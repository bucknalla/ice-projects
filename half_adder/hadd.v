==> flow/design.v <==
`default_nettype none  
module demo(
   input      clk,
   output reg LED1,
   output reg LED2,
   output     LED3,
   output     LED4,
   output     LED5,
   input      PMOD1,  
   input      PMOD2,  
   input      PMOD3,  
   input      PMOD4   
);
   reg [15:0]  cnt1;
   reg [6:0]   cnt2;
   reg [1:0]   dec_cntr;
   reg 	      half_sec_pulse;
   wire   inA;
   wire   inB;
   wire   runstop;
   wire   reset;
   assign inA = PMOD1;
   assign inB = PMOD2;
   assign runstop = PMOD3;
   assign reset = PMOD4;
   wire   carry;
   reg 	 carrylatch;
   assign LED2 = carry;
   always @ (posedge clk)
      begin
	      LED1 <= inA ^ inB;    
	      carry <= inA & inB;   
      end
   assign LED3 = carrylatch;
   always @ (posedge clk)
      begin
	      if (reset == 1'b1)
            carrylatch <= 1'b0;
	      else
            begin
	            if (carry)
                  carrylatch <= 1'b1;
	         end
      end
	always @ (posedge clk)
	   begin
	      if (reset == 1'b1)
	         begin
		         cnt1 <= 0;
	            cnt2 <= 0;
		         half_sec_pulse <= 0;
		         dec_cntr <= 0;
	         end
	      else if (runstop == 1'b0)   
	         begin
		         cnt1 <= cnt1 + 1;
		         if (cnt1 == 0)
   		         if (cnt2 == 91)
   		            begin
   			            cnt2 <= 0;
   			            half_sec_pulse <= 1;
   		            end
   			      else
   			         cnt2 <= cnt2 + 1;
		         else
		            half_sec_pulse <= 0;
		         if (half_sec_pulse == 1)
		            dec_cntr <= dec_cntr + 1;  
	         end
	   end
   assign LED5 = (dec_cntr == 2) ;
   assign LED4 = dec_cntr[0];
endmodule
# --- Reports on demo ---
# What the tools print for demo, step after step.
# Line numbers count from 1 in the design file above.
# Library cell names are shortened.
inputs:
  top_module: "demo"
  clk_port: "clk"
  lib: "sky130hd"
  lib_corner: "tt_025C_1v80"

# --- Elaborated design ---
# Source: Yosys, flattened and elaborated, memories not mapped. Widths are those after wreduce. Registers that Yosys merges into a memory's read port (data or address) are not register bits. Print and check cells do not count. Equal cells are merged and count once.
word_totals:
  clocked_rd_ports_x_width: 0
  rom_bits: 0
  ff_bits: 29
  latchBits: 0
  input_bits: 5
  mem_bits_rw: 0
  mem_count: 0
classes:
  shifts: 0
  addsub: 3
  equal: 3
  compare: 0
  reduce_logical: 4
  div: 0
  mul: 0
  mux: 3
  logic: 3
ops:
  columns: ["op", "count"]
  rows:
  - ["16-bit by 1-bit adder with 16-bit output with constant B", 1]
  - ["16-bit zero test", 1]
  - ["7-bit by 1-bit adder with 7-bit output with constant B", 1]
  - ["7-bit == test with constant B", 1]
  - ["7-bit two-way mux", 1]
  - ["2-bit AND reduction", 3]
  - ["2-bit by 1-bit adder with 2-bit output with constant B", 1]
  - ["2-bit by 1-bit != test with 1-bit output with constant B", 1]
  - ["2-bit == test with constant B", 1]
  - ["1-bit two-way mux", 2]
  - ["1-bit AND", 1]
  - ["1-bit bitwise XOR", 1]
  - ["1-bit NOT", 1]

# --- Longest topological paths ---
# Depth = most cells in a row (Yosys ltp): at word level without a register or memory, in the mapped netlist without a sequential cell, where the memories' decode and read muxes count.
depth:
  word_depth: 3
  abc_area: 0
  mapped_depth: 7
  ltp_nobuf: 6

# --- Netlist ---
# Source: synth_stat.txt of the flow (Yosys; design flattened, memories mapped). It holds for the ABC_AREA given above (unset counts as 0); a run with the other value may have another netlist.
# The area totals of this step are shown rounded.
types:
  columns: ["cell", "count", "type_area_um2"]
  rows:
  - ["dfxtp_1", 29, 580.557]
  - ["xnor2_1", 9, 78.826]
  - ["nor2_1", 19, 71.318]
  - ["ha_1", 5, 62.56]
  - ["or4_1", 7, 52.55]
  - ["a21oi_1", 9, 45.043]
  - ["o21ai_0", 8, 40.038]
  - ["nor4_1", 5, 31.28]
  - ["or3_1", 5, 31.28]
  - ["inv_1", 8, 30.029]
  - ["nand3_1", 6, 30.029]
  - ["nand2b_1", 4, 25.024]
  - ["nor3_1", 5, 25.024]
  - ["nand2_1", 6, 22.522]
  - ["nand3b_1", 3, 22.522]
  - ["or4_4", 2, 22.522]
  - ["mux2i_1", 2, 20.019]
  - ["nor2b_1", 3, 18.768]
# Other cell types: 13; their cells: 17.
mapped:
  yosys_area_um2: 1340
  stdcells: 152
  n_buf: 5
  seq_area_um2: 581
  ff_cells: 29

# --- Timing after synthesis ---
# OpenSTA on the mapped netlist: ideal clock, no wires. The path of least setup slack (recovery checks aside). Input and output delay are each 20% of the period. Register names are those of the netlist, which keeps one name where synthesis merged equal registers.
synth_path:
  path_kind: "reg2reg"
  startpoint: "register cnt1[0]"
  endpoint: "register cnt2[5]"
  path_buffers: 1
  t_first_pin_ns: 0.000
  t_arrival_ns: 2.059
  stages: 8
  path_delay_ns: 2.180
  setup_ns: 0.121
  tclk_ns: 2.33
  setup_slack_ns: 0.151
  period_less_setup_slack_ns: 2.179
# "path_delay_ns" = arrival - input delay + setup time.
# "stages": output pins that drive a net of the path, with the launching flip-flop's if there is one; two outputs of one cell count as two.
# "period_less_setup_slack_ns" is the clock period less the worst setup slack; recovery checks do not enter. This is arithmetic on one report: input and output delays are still those of the set period (20% each).
# The rows between start and end are the longest chain of elaborated cells between them; the timing report does not say that the signal goes this way. Where chains are equally long, one stands for them.
# Each line given opens the expression or statement behind the cell; cells for indexed reads and writes are added by Yosys, which also makes memories of some case tables.
# A register here has more assigning lines than the two given.
synth_via:
  path_cell_list: "dfxtp_1 inv_1 ha_1 or4b_1 or4_4 buf_6 nor3_1 mux2_2"
  elab_chain_cells: 2
  cells_between: 2
  lines_between: 1
  classes_between: "2 x reduce/logical"
synth_rtl:
  columns: ["item", "line", "source"]
  rows:
  - ["from (decl)", 14, "reg [15:0]  cnt1;"]
  - ["from (assign)", 49, "cnt1 <= 0;"]
  - ["from (assign)", 56, "cnt1 <= cnt1 + 1;"]
  - ["16-bit zero test", 57, "if (cnt1 == 0)"]
  - ["2-bit AND reduction", null, null]
  - ["to (assign)", 60, "cnt2 <= 0;"]
  - ["to (assign)", 64, "cnt2 <= cnt2 + 1;"]
  - ["to (decl)", 15, "reg [6:0]   cnt2;"]

# --- Path in the finished layout ---
# From the final timing report of run 1: the path of least setup slack in the routed layout; clock arrival at registers is part of the times.
layout_path:
  path_kind: "in2reg"
  startpoint: "input PMOD3"
  endpoint: "register cnt2[5]"
  tclk_ns: 3.29
  t_arrival_ns: 2.66
  setup_ns: 0.11
  path_buffers: 1
  setup_slack_ns: 0.80
  t_first_pin_ns: 0.66
  stages: 5
# The rows between start and end are the longest chain of elaborated cells between them; the timing report does not say that the signal goes this way. Where chains are equally long, one stands for them.
# A register here has more assigning lines than the two given.
layout_via:
  path_cell_list: "clkdlybuf4s50_1 or4_1 or4_4 nor3_1 mux2_2"
  elab_chain_cells: 2
  cells_between: 2
  lines_between: 0
  classes_between: "1 x logic; 1 x reduce/logical"
layout_rtl:
  columns: ["item", "line", "source"]
  rows:
  - ["from (decl)", 11, "input      PMOD3,"]
  - ["1-bit NOT", null, null]
  - ["2-bit AND reduction", null, null]
  - ["to (assign)", 50, "cnt2 <= 0;"]
  - ["to (assign)", 64, "cnt2 <= cnt2 + 1;"]
  - ["to (decl)", 15, "reg [6:0]   cnt2;"]

# demo through Yosys and OpenROAD on sky130hd: 2 stored runs, unordered, with their settings and measured results. The constraints put input and output delay at 20% of the set period each and load the outputs with 0.01 pF.
# "period_reached_ns" = clock period - worst setup slack. The figure is calculated, with input and output delays left at 20% of the set period.
# "worst_setup_path_time_ns" = time allowed to the worst setup path (clock period - input delay - output delay, where it has them) - its slack; a late launch clock adds to it, a late capture clock takes from it.
# "design_power_mw" is the tool's figure for a default switching activity; nothing was simulated.
# Values from the reports are rounded here.
runs:
  - name: "run 1"
    settings:
      period_ns: 3.29
      CORE_UTILIZATION: 23
      PLACE_DENSITY: 0.59
      HOLD_SLACK_MARGIN: 0.16
      CORE_ASPECT_RATIO: 0.65
      CORE_MARGIN: 6
      CTS_CLUSTER_SIZE: 63
      SLEW_MARGIN: 15
      CAP_MARGIN: 20
    results:
      timing.setup.tns_ns: 0.000
      worst_setup_path_time_ns: 1.83
      path_kind: "in2reg"
      synthesis_area_um2: 1340
      layout_stdcell_area_um2: 1600
      layout_utilization_pct: 29.9
      timing.hold.ws_ns: 0.474
      design_power_mw: 0.744
      period_reached_ns: 2.492
      fin_ws_ns: 0.798
      design.die.area_um2: 7820
  - name: "run 2"
    settings:
      period_ns: 2.22
      CORE_UTILIZATION: 54
      CAP_MARGIN: 20
      CORE_MARGIN: 2
      SLEW_MARGIN: 20
    results:
      design_power_mw: 0.952
      synthesis_area_um2: 1340
      worst_setup_path_time_ns: 1.74
      path_kind: "in2reg"
      layout_stdcell_area_um2: 1580
      period_reached_ns: 2.187
      timing.hold.ws_ns: 0.464
      layout_utilization_pct: 65.6
      timing.setup.tns_ns: 0.000
      design.die.area_um2: 2890
      fin_ws_ns: 0.033
