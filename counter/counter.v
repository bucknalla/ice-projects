==> flow/design.v <==
module counter (
	input  clk,
	output LED1,
	output LED2,
	output LED3,
	output LED4,
	output LED5
);
	localparam BITS = 5;
	localparam LOG2DELAY = 22;
	reg [BITS+LOG2DELAY-1:0] counter = 0;
	reg [BITS-1:0] outcnt;
	always @ (posedge clk)
		begin
			counter <= counter + 1;
			outcnt <= counter >> LOG2DELAY;
		end
	assign {LED1, LED2, LED3, LED4, LED5} = outcnt ^ (outcnt >> 1);  
endmodule
Step by step through the tools: counter
The steps from the RTL of counter to its reports follow in flow order.
Line numbers count from 1 in the design file above.
Operators: Yosys type, input widths -> output width; for muxes data width and select width s.
Library cell names are shortened.
{"block": "setup", "design": "counter", "clock_port": "clk", "library": "sky130hd", "corner": "tt_025C_1v80"}

Word-level counts
Source: Yosys, flattened and elaborated, memories not mapped. Widths are those after wreduce; folded enables and synchronous resets count as part of the registers. Registers that Yosys merges into a memory's read port (data or address) are not register bits. Print and check cells do not count. Equal cells are merged and count once.
{"block": "word_totals", "ff_bits": 32, "in_bits": 1, "out_inout_bits": 5}
{"block": "op_classes", "n_addsub": 1, "bitwise": 1}
{"block": "op_table", "cell": "$add 27x1->27 const B", "count": 1}
{"block": "op_table", "cell": "$xor 5x4->5", "count": 1}

Logic depth
Yosys ltp: most cells in a row. Word level: on the elaborated netlist, between registers, memories and ports. Mapped: between sequential cells and ports; inverters and the memories' decode and read muxes count.
{"block": "logic_depth", "ltp_word": 1, "ABC_AREA": 0, "mapped_depth": 5, "mapped_depth_nobuf": 5}

After synthesis
Yosys stat after the flow's synthesis: flattened, memories mapped to cells. It holds for the ABC_AREA given above (unset counts as 0); a run with the other value may have another netlist.
{"block": "synth_totals", "cell_count": 109, "synth_area_um2": 1179.9, "seq_area_um2": 640.6, "ff_cells": 32, "buf_cells": 0}
{"block": "types", "type": "dfxtp_1", "count": 32, "type_area_um2": 640.614}
{"block": "types", "type": "xor2_1", "count": 16, "type_area_um2": 140.134}
{"block": "types", "type": "xnor2_1", "count": 13, "type_area_um2": 113.859}
{"block": "types", "type": "nand4_1", "count": 10, "type_area_um2": 62.56}
{"block": "types", "type": "nand3_1", "count": 10, "type_area_um2": 50.048}
{"block": "types", "type": "nor3_2", "count": 3, "type_area_um2": 30.029}
{"block": "types", "type": "nand2_1", "count": 6, "type_area_um2": 22.522}
{"block": "types", "type": "nor2_1", "count": 5, "type_area_um2": 18.768}
{"block": "types", "type": "nor4_1", "count": 3, "type_area_um2": 18.768}
{"block": "types", "type": "and4_1", "count": 2, "type_area_um2": 17.517}
{"block": "types", "type": "nor3_1", "count": 3, "type_area_um2": 15.014}
{"block": "types", "type": "ha_1", "count": 1, "type_area_um2": 12.512}
{"block": "types", "type": "or4_4", "count": 1, "type_area_um2": 11.261}
{"block": "types", "type": "nand3_2", "count": 1, "type_area_um2": 10.01}
{"block": "types", "type": "and3_1", "count": 1, "type_area_um2": 6.256}
{"block": "types", "type": "nand2_2", "count": 1, "type_area_um2": 6.256}
{"block": "types", "type": "inv_1", "count": 1, "type_area_um2": 3.754}

Path before layout
Source: OpenSTA report_checks on the synthesized netlist (no wires, ideal clock, input and output delay 20% of the period each), path of least setup slack; recovery checks are left aside. Register names are those of the netlist, which keeps one name where synthesis merged equal registers.
{"block": "synth_timing", "kind": "reg-to-reg", "startpoint": "reg counter[0]", "endpoint": "reg counter[26]", "clock_period_ns": 1.84, "setup_ns": 0.072, "arrival_time_ns": 1.549, "path_slack_ns": 0.220, "path_delay_ns": 1.621, "path_stages": 6, "synth_period_reached_ns": 1.62}
"path_delay_ns" is the arrival time less input delay plus setup time.
"path_stages" counts driving pins, that of a launching flip-flop among them; a cell with two outputs on the path counts twice.
"synth_period_reached_ns" = period - worst setup slack (recovery checks aside). The figure is calculated, with input and output delays left at 20% of the set period.
The rows between start and end are the longest chain of elaborated cells between them; the timing report does not say that the signal goes this way. Where chains are equally long, one stands for them.
A line is the first line of the expression or statement that the cell stems from. Yosys adds cells for indexed reads and writes and turns some case tables into memories.
{"block": "synth_via", "path_cell_list": "dfxtp_1 > ha_1 > nand2_2 > or4_4 > nor3_2 > xor2_1", "elab_chain_cells": 1}
{"block": "synth_lines", "element": "start, declared", "line": 11, "text": "reg [BITS+LOG2DELAY-1:0] counter = 0;"}
{"block": "synth_lines", "element": "start, assigned", "line": 15, "text": "counter <= counter + 1;"}
{"block": "synth_lines", "element": "$add 27x1->27", "line": 15}
{"block": "synth_lines", "element": "end, assigned", "line": 15}
{"block": "synth_lines", "element": "end, declared", "line": 11}

Worst path after layout
From the final timing report of run 1: the path of least setup slack in the routed layout; clock arrival at registers is part of the times.
{"block": "layout_timing", "kind": "reg-to-reg", "startpoint": "reg counter[0]", "endpoint": "reg counter[22]", "clock_period_ns": 1.52, "setup_ns": 0.07, "arrival_time_ns": 1.77, "path_slack_ns": -0.04, "path_stages": 6}
The rows between start and end are the longest chain of elaborated cells between them; the timing report does not say that the signal goes this way. Where chains are equally long, one stands for them.
{"block": "layout_via", "path_cell_list": "dfxtp_2 > ha_4 > nand2_2 > or4_4 > nor3_2 > xor2_1", "elab_chain_cells": 1}
{"block": "layout_lines", "element": "start, declared", "line": 11, "text": "reg [BITS+LOG2DELAY-1:0] counter = 0;"}
{"block": "layout_lines", "element": "start, assigned", "line": 15, "text": "counter <= counter + 1;"}
{"block": "layout_lines", "element": "$add 27x1->27", "line": 15}
{"block": "layout_lines", "element": "end, assigned", "line": 15}
{"block": "layout_lines", "element": "end, declared", "line": 11}

Wiki page: counter / flow data

Below are 2 stored runs of the flow (Yosys, OpenROAD; platform sky130hd) on counter, each with its settings and what was measured, unordered. Constraints: input delay and output delay 20% of the set period each, output load 0.01 pF.
"achievedPeriod_ns" is the run's clock period less its worst setup slack. It is reckoned from that one timing run; input and output delays stay at 20% of the period that was set.
By "worst_path_allowed_less_slack_ns" is meant the share of the clock period that the worst setup path is allowed (20% is reserved at inputs, 20% at outputs), minus its slack. Clock arrival times at its registers enter into it.
"design_power_mw": no workload was simulated; the value follows from the tool's default switching activity.

{"run": "run 1", "settings": { "period_ns": 1.52, "CORE_UTILIZATION": 30, "PLACE_DENSITY_LB_ADDON": 0.11, "CELL_PAD_IN_SITES_GLOBAL_PLACEMENT": 3, "CELL_PAD_IN_SITES_DETAIL_PLACEMENT": 1, "TNS_END_PERCENT": 45, "CTS_CLUSTER_SIZE": 34, "MAX_ROUTING_LAYER": "met4", "CAP_MARGIN": 20, "CORE_MARGIN": 2, "SLEW_MARGIN": 20 }, "results": { "final_setup_ws_ns": -0.039, "design_power_mw": 1.723, "final_hold_ws_ns": 0.368, "ys_area_um2": 1179.9, "achievedPeriod_ns": 1.559, "layout_stdcell_area_um2": 1590.3, "dieArea_um2": 4450.9, "tns_setup_ns": -0.051, "fin_util_pct": 42.8, "worst_path_allowed_less_slack_ns": 1.56, "worstPathKind": "reg-to-reg" }}
{"run": "run 2", "settings": { "period_ns": 2.07, "CORE_UTILIZATION": 38, "CORE_ASPECT_RATIO": 0.55, "GPL_TIMING_DRIVEN": 1, "CTS_CLUSTER_DIAMETER": 189, "MIN_ROUTING_LAYER": "met1", "CAP_MARGIN": 20, "CORE_MARGIN": 2, "SLEW_MARGIN": 20 }, "results": { "final_setup_ws_ns": 0.309, "design_power_mw": 1.188, "final_hold_ws_ns": 0.366, "ys_area_um2": 1179.9, "achievedPeriod_ns": 1.761, "layout_stdcell_area_um2": 1395.1, "dieArea_um2": 3586.8, "tns_setup_ns": 0.000, "fin_util_pct": 49.2, "worst_path_allowed_less_slack_ns": 1.35, "worstPathKind": "reg-to-output" }}
