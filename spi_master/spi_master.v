==> flow/design.v <==
module spi_master #(parameter CLK_DIV = 2)(
   input             clk,
   input             rst,
   input             miso,
   output            mosi,
   output            sck,
   input             start,
   input    [7:0]    data_in,
   output   [7:0]    data_out,
   output            busy,
   output            new_data
);
	localparam STATE_SIZE = 2;
	localparam IDLE = 2'd0, WAIT_HALF = 2'd1, TRANSFER = 2'd2;
	reg [STATE_SIZE-1:0] state_d, state_q;
	reg [7:0] data_d, data_q;
	reg [CLK_DIV-1:0] sck_d, sck_q;
	reg mosi_d, mosi_q;
	reg [2:0] ctr_d, ctr_q;
	reg new_data_d, new_data_q;
	reg [7:0] data_out_d, data_out_q;
	assign mosi = mosi_q;
	assign sck = (~sck_q[CLK_DIV-1]) & (state_q == TRANSFER);
	assign busy = state_q != IDLE;
	assign data_out = data_out_q;
	assign new_data = new_data_q;
	always @ (*) begin
      sck_d = sck_q;
      data_d = data_q;
      mosi_d = mosi_q;
      ctr_d = ctr_q;
      new_data_d = 1'b0;
      data_out_d = data_out_q;
      state_d = state_q;
    	case (state_q)
   		IDLE: begin
        		sck_d = 4'b0;                   
        		ctr_d = 3'b0;                   
        		if (start == 1'b1) begin        
          			data_d = data_in;         
          			state_d = WAIT_HALF;      
        		end
   		end
   		WAIT_HALF: begin
        		sck_d = sck_q + 1'b1;                   
        		if (sck_q == {CLK_DIV-1{1'b1}}) begin   
          			sck_d = 1'b0;                     
          		state_d = TRANSFER;                  
        		end
   		end
   		TRANSFER: begin
        		sck_d = sck_q + 1'b1;                            
        		if (sck_q == 4'b0000) begin                      
          		mosi_d = data_q[7];                           
        		end
				else if (sck_q == {CLK_DIV-1{1'b1}}) begin       
          		data_d = {data_q[6:0], miso};                 
        		end
				else if (sck_q == {CLK_DIV{1'b1}}) begin         
       			ctr_d = ctr_q + 1'b1;                         
       			if (ctr_q == 3'b111) begin                    
		            state_d = IDLE;                            
		            data_out_d = data_q;                       
		            new_data_d = 1'b1;                         
       			end
        		end
   		end
    	endcase
  	end
  	always @ (posedge clk) begin
    	if (rst) begin
			ctr_q <= 3'b0;
			data_q <= 8'b0;
			sck_q <= 4'b0;
			mosi_q <= 1'b0;
			state_q <= IDLE;
			data_out_q <= 8'b0;
			new_data_q <= 1'b0;
    	end
		else begin
			ctr_q <= ctr_d;
			data_q <= data_d;
			sck_q <= sck_d;
			mosi_q <= mosi_d;
			state_q <= state_d;
			data_out_q <= data_out_d;
			new_data_q <= new_data_d;
    	end
	end
endmodule
# ---- Reports on spi_master
# Tool output for the design above, in the order of the flow.
# Lines are those of the file above, counted from 1.
# Operators carry their Yosys type and port widths (W data, S select, Z words).
# Library cell names are shortened.
# A cell with - has no value.
dict set report setup {
  top_module {spi_master}
  clk_port {clk}
  lib {sky130hd}
  corner {tt_025C_1v80}
}

# ---- Elaborated design
# Counts by Yosys on the flattened word-level netlist (proc, flatten, opt, wreduce; memories kept). Register bits leave out memories and registers merged into their read ports (data or address). Print and check cells are left out. Cells with the same type and inputs are merged into one.
dict set report bits {
  inputBits 12
  register_bits 25
  word_cells 56
  out_inout_bits 12
}
dict set report classes {
  mux 18
  n_addsub 2
  n_logic 6
  n_reduce_logical 11
  n_eq 12
}
# op count
set ops {}
lappend ops {{$mux W8} 3}
lappend ops {{$pmux W8 S2} 1}
lappend ops {{$mux W2} 7}
lappend ops {{$pmux W2 S3} 2}
lappend ops {{$mux W3} 3}
lappend ops {{$ne A2 B2 Y1 const B} 4}
lappend ops {{$reduce_and A4 Y1} 2}
lappend ops {{$reduce_and A7 Y1} 1}
lappend ops {{$ne A2 B1 Y1 const B} 3}
lappend ops {{$pmux W3 S2} 1}
lappend ops {{$not A1 Y1} 5}
lappend ops {{$reduce_and A5 Y1} 1}
lappend ops {{$reduce_or A5 Y1} 1}
lappend ops {{$eq A2 B1 Y1 const B} 2}
lappend ops {{$eq A2 B2 Y1 const B} 2}
lappend ops {{$logic_not A2 Y1} 2}
lappend ops {{$reduce_bool A2 Y1} 2}
lappend ops {{$add A3 B1 Y3 const B} 1}
lappend ops {{$eq A3 B3 Y1 const B} 1}
lappend ops {{$reduce_bool A3 Y1} 1}
lappend ops {{$add A2 B1 Y2 const B} 1}
lappend ops {{$reduce_and A2 Y1} 1}
lappend ops {{$and A1 B1 Y1} 1}
lappend ops {{$mux W1} 1}

# ---- Depth
# Yosys ltp: most cells in a row. Word level: on the elaborated netlist, between registers, memories and ports. Mapped: between sequential cells and ports; inverters and the memories' decode and read muxes count.
dict set report logic_depth {
  depth_word 6
  ABC_AREA 0
  depth_mapped 7
  mapped_depth_nobuf 5
}

# ---- Netlist
# Source: synth_stat.txt of the flow (Yosys; design flattened, memories mapped). It holds for the ABC_AREA given above (unset counts as 0); a run with the other value may have another netlist.
# cell count type_area_um2
set by_type {}
lappend by_type {dfxtp_1 25 500.48}
lappend by_type {ha_1 12 150.144}
lappend by_type {mux2_2 7 78.826}
lappend by_type {a21oi_1 11 55.053}
lappend by_type {a31oi_1 8 50.048}
lappend by_type {mux2i_1 5 50.048}
lappend by_type {nor4_1 8 50.048}
lappend by_type {nor3_1 9 45.043}
lappend by_type {nand2b_1 7 43.792}
lappend by_type {nand3_1 8 40.038}
lappend by_type {o21ai_0 8 40.038}
lappend by_type {a2111oi_4 1 27.526}
lappend by_type {clkbuf_1 7 26.275}
lappend by_type {nor2b_1 4 25.024}
lappend by_type {mux2_1 2 22.522}
lappend by_type {nand3b_1 3 22.522}
lappend by_type {nand3b_4 1 20.019}
lappend by_type {inv_1 5 18.768}
# Not listed: further types 15, cells in them 22.
dict set report synth_totals {
  yosys_area_um2 1421.4
  ffs 25
  cells 153
  sequential_area_um2 500.5
}

# ---- Path before layout
# Path of least setup slack by OpenSTA after synthesis, without wires, with an ideal clock, recovery checks aside; 20% of the period is set as input and as output delay. Where synthesis merged equal registers, the netlist keeps one of their names.
dict set report synth_path {
  path_kind {register to register}
  from {register state_q[0]}
  to {register state_q[0]}
  path_delay_ns 1.751
  arrival_time_ns 1.630
  setup_slack_ns 0.659
  setup_ns 0.121
  path_stages 7
  clock_period_ns 2.41
  synth_period_reached_ns 1.751
}
# "path_delay_ns" = arrival - input delay + setup time.
# "path_stages": output pins that drive a net of the path, with the launching flip-flop's if there is one; two outputs of one cell count as two.
# "synth_period_reached_ns" = period - worst setup slack (recovery checks aside). The figure is calculated, with input and output delays left at 20% of the set period.
# Between the ends stands the longest chain of elaborated cells between them, by number of cells; it is not shown to be the way that was timed. Of several equally long chains one is given.
# Each line given opens the expression or statement behind the cell; cells for indexed reads and writes are added by Yosys, which also makes memories of some case tables.
dict set report synth_via {
  cell_sequence {dfxtp_1 -> inv_1 -> ha_1 -> nor2b_4 -> buf_6 -> a2111oi_4 -> mux2_4}
  elab_chain_cells 3
}
# element line
set synth_rtl {}
lappend synth_rtl {{from (decl)} 15} ;# reg [STATE_SIZE-1:0] state_d, state_q;
lappend synth_rtl {{from (assign)} 76} ;# state_q <= IDLE;
lappend synth_rtl {{from (assign)} 85} ;# state_q <= state_d;
lappend synth_rtl {{$eq A2 B1 Y1} 35} ;# case (state_q)
lappend synth_rtl {{$ne A2 B2 Y1} -}
lappend synth_rtl {{$reduce_and A7 Y1} -}
lappend synth_rtl {{to (assign)} 76}
lappend synth_rtl {{to (assign)} 85}
lappend synth_rtl {{to (decl)} 15}

# ---- Timing after layout
# Path of least setup slack in the final report of record 1 (OpenROAD, finished layout, wires in). Where an end is a register, its clock arrival counts in the times.
dict set report layout_path {
  path_kind {register to register}
  from {register state_q[1]}
  to {register data_q[3]}
  setup_ns 0.11
  path_stages 7
  arrival_time_ns 2.05
  clock_period_ns 1.66
  setup_slack_ns -0.13
}
# Between the ends stands the longest chain of elaborated cells between them, by number of cells; it is not shown to be the way that was timed. Of several equally long chains one is given.
dict set report layout_via {
  cell_sequence {dfxtp_4 -> buf_6 -> ha_4 -> buf_12 -> mux2_2 -> nor4_1 -> nor3_1}
  elab_chain_cells 3
}
# element line
set layout_rtl {}
lappend layout_rtl {{from (decl)} 15} ;# reg [STATE_SIZE-1:0] state_d, state_q;
lappend layout_rtl {{from (assign)} 76} ;# state_q <= IDLE;
lappend layout_rtl {{from (assign)} 85} ;# state_q <= state_d;
lappend layout_rtl {{$eq A2 B2 Y1} 35} ;# case (state_q)
lappend layout_rtl {{$ne A2 B1 Y1} -}
lappend layout_rtl {{$reduce_and A4 Y1} -}
lappend layout_rtl {{to (assign)} 73} ;# data_q <= 8'b0;
lappend layout_rtl {{to (assign)} 82} ;# data_q <= data_d;
lappend layout_rtl {{to (decl)} 16} ;# reg [7:0] data_d, data_q;

Appendix: measured runs

Settings and measured results of 2 stored flow runs for module spi_master (sky130hd), not sorted in any way. The constraints put input and output delay at 20% of the set period each and load the outputs with 0.01 pF.
"timing.achieved_period_ns" is the run's clock period less its worst setup slack. It is reckoned from that one timing run; input and output delays stay at 20% of the period that was set.
By "worst_path_ns" is meant the share of the clock period that the worst setup path is allowed (20% is reserved at inputs, 20% at outputs), minus its slack. Clock arrival times at its registers enter into it.
"fin_power_mw": no workload was simulated; the value follows from the tool's default switching activity.

# record 1
==> flow/run.sh <==
#!/bin/bash
# the make line also repeats the synthesis and layout settings of config.mk as NAME=value (left out here)
make -C /OpenROAD-flow-scripts/flow DESIGN_CONFIG=/design/flow/config.mk WORK_HOME=/design/flow/orfs CLKGATE_MAP_FILE= finish
==> flow/config.mk <==
export PLATFORM = sky130hd
export DESIGN_NAME = spi_master
export DESIGN_NICKNAME = spi_master
export VERILOG_FILES = /design/flow/design.v
export SDC_FILE = /design/flow/constraint.sdc
export NUM_CORES = 4
export LEC_CHECK = 0
export CAP_MARGIN = 20
export CELL_PAD_IN_SITES_DETAIL_PLACEMENT = 1
export CORE_ASPECT_RATIO = 1.17
export CORE_MARGIN = 2
export CORE_UTILIZATION = 46
export CTS_CLUSTER_DIAMETER = 245
export GPL_ROUTABILITY_DRIVEN = 0
export HOLD_SLACK_MARGIN = 0.15
export MIN_ROUTING_LAYER = met2
export PLACE_DENSITY = 0.48
export SETUP_SLACK_MARGIN = 0.13
export SLEW_MARGIN = 20
==> flow/constraint.sdc <==
create_clock -name core_clock -period 1.66 [get_ports {clk}]
set_input_delay 0.3320 -clock core_clock [delete_from_list [all_inputs] [get_ports {clk}]]
set_output_delay 0.3320 -clock core_clock [all_outputs]
set_load 0.01 [all_outputs]

==> record 1: results <==
fin_power_mw=3.022
tns_ns=-0.697
synth_chip_area_um2=1421.4
layout_stdcell_area_um2=2124.5
timing.setup.ws_ns=-0.132
total_die_area_um2=3551.9
timing.achieved_period_ns=1.792
worst_path_ns=1.79
timing.worst_path_kind="register to register"
worst_hold_slack_ns=0.493

# record 2
==> flow/run.sh <==
#!/bin/bash
# the make line also repeats the synthesis and layout settings of config.mk as NAME=value (left out here)
make -C /OpenROAD-flow-scripts/flow DESIGN_CONFIG=/design/flow/config.mk WORK_HOME=/design/flow/orfs CLKGATE_MAP_FILE= finish
==> flow/config.mk <==
export PLATFORM = sky130hd
export DESIGN_NAME = spi_master
export DESIGN_NICKNAME = spi_master
export VERILOG_FILES = /design/flow/design.v
export SDC_FILE = /design/flow/constraint.sdc
export NUM_CORES = 4
export LEC_CHECK = 0
export CAP_MARGIN = 20
export CORE_MARGIN = 2
export CORE_UTILIZATION = 40
export SLEW_MARGIN = 20
==> flow/constraint.sdc <==
create_clock -name core_clock -period 2.71 [get_ports {clk}]
set_input_delay 0.5420 -clock core_clock [delete_from_list [all_inputs] [get_ports {clk}]]
set_output_delay 0.5420 -clock core_clock [all_outputs]
set_load 0.01 [all_outputs]

==> record 2: results <==
fin_power_mw=1.280
tns_ns=0.000
synth_chip_area_um2=1421.4
layout_stdcell_area_um2=1704.1
timing.setup.ws_ns=0.448
total_die_area_um2=4046.2
timing.achieved_period_ns=2.262
worst_path_ns=1.72
timing.worst_path_kind="register to output"
worst_hold_slack_ns=0.471
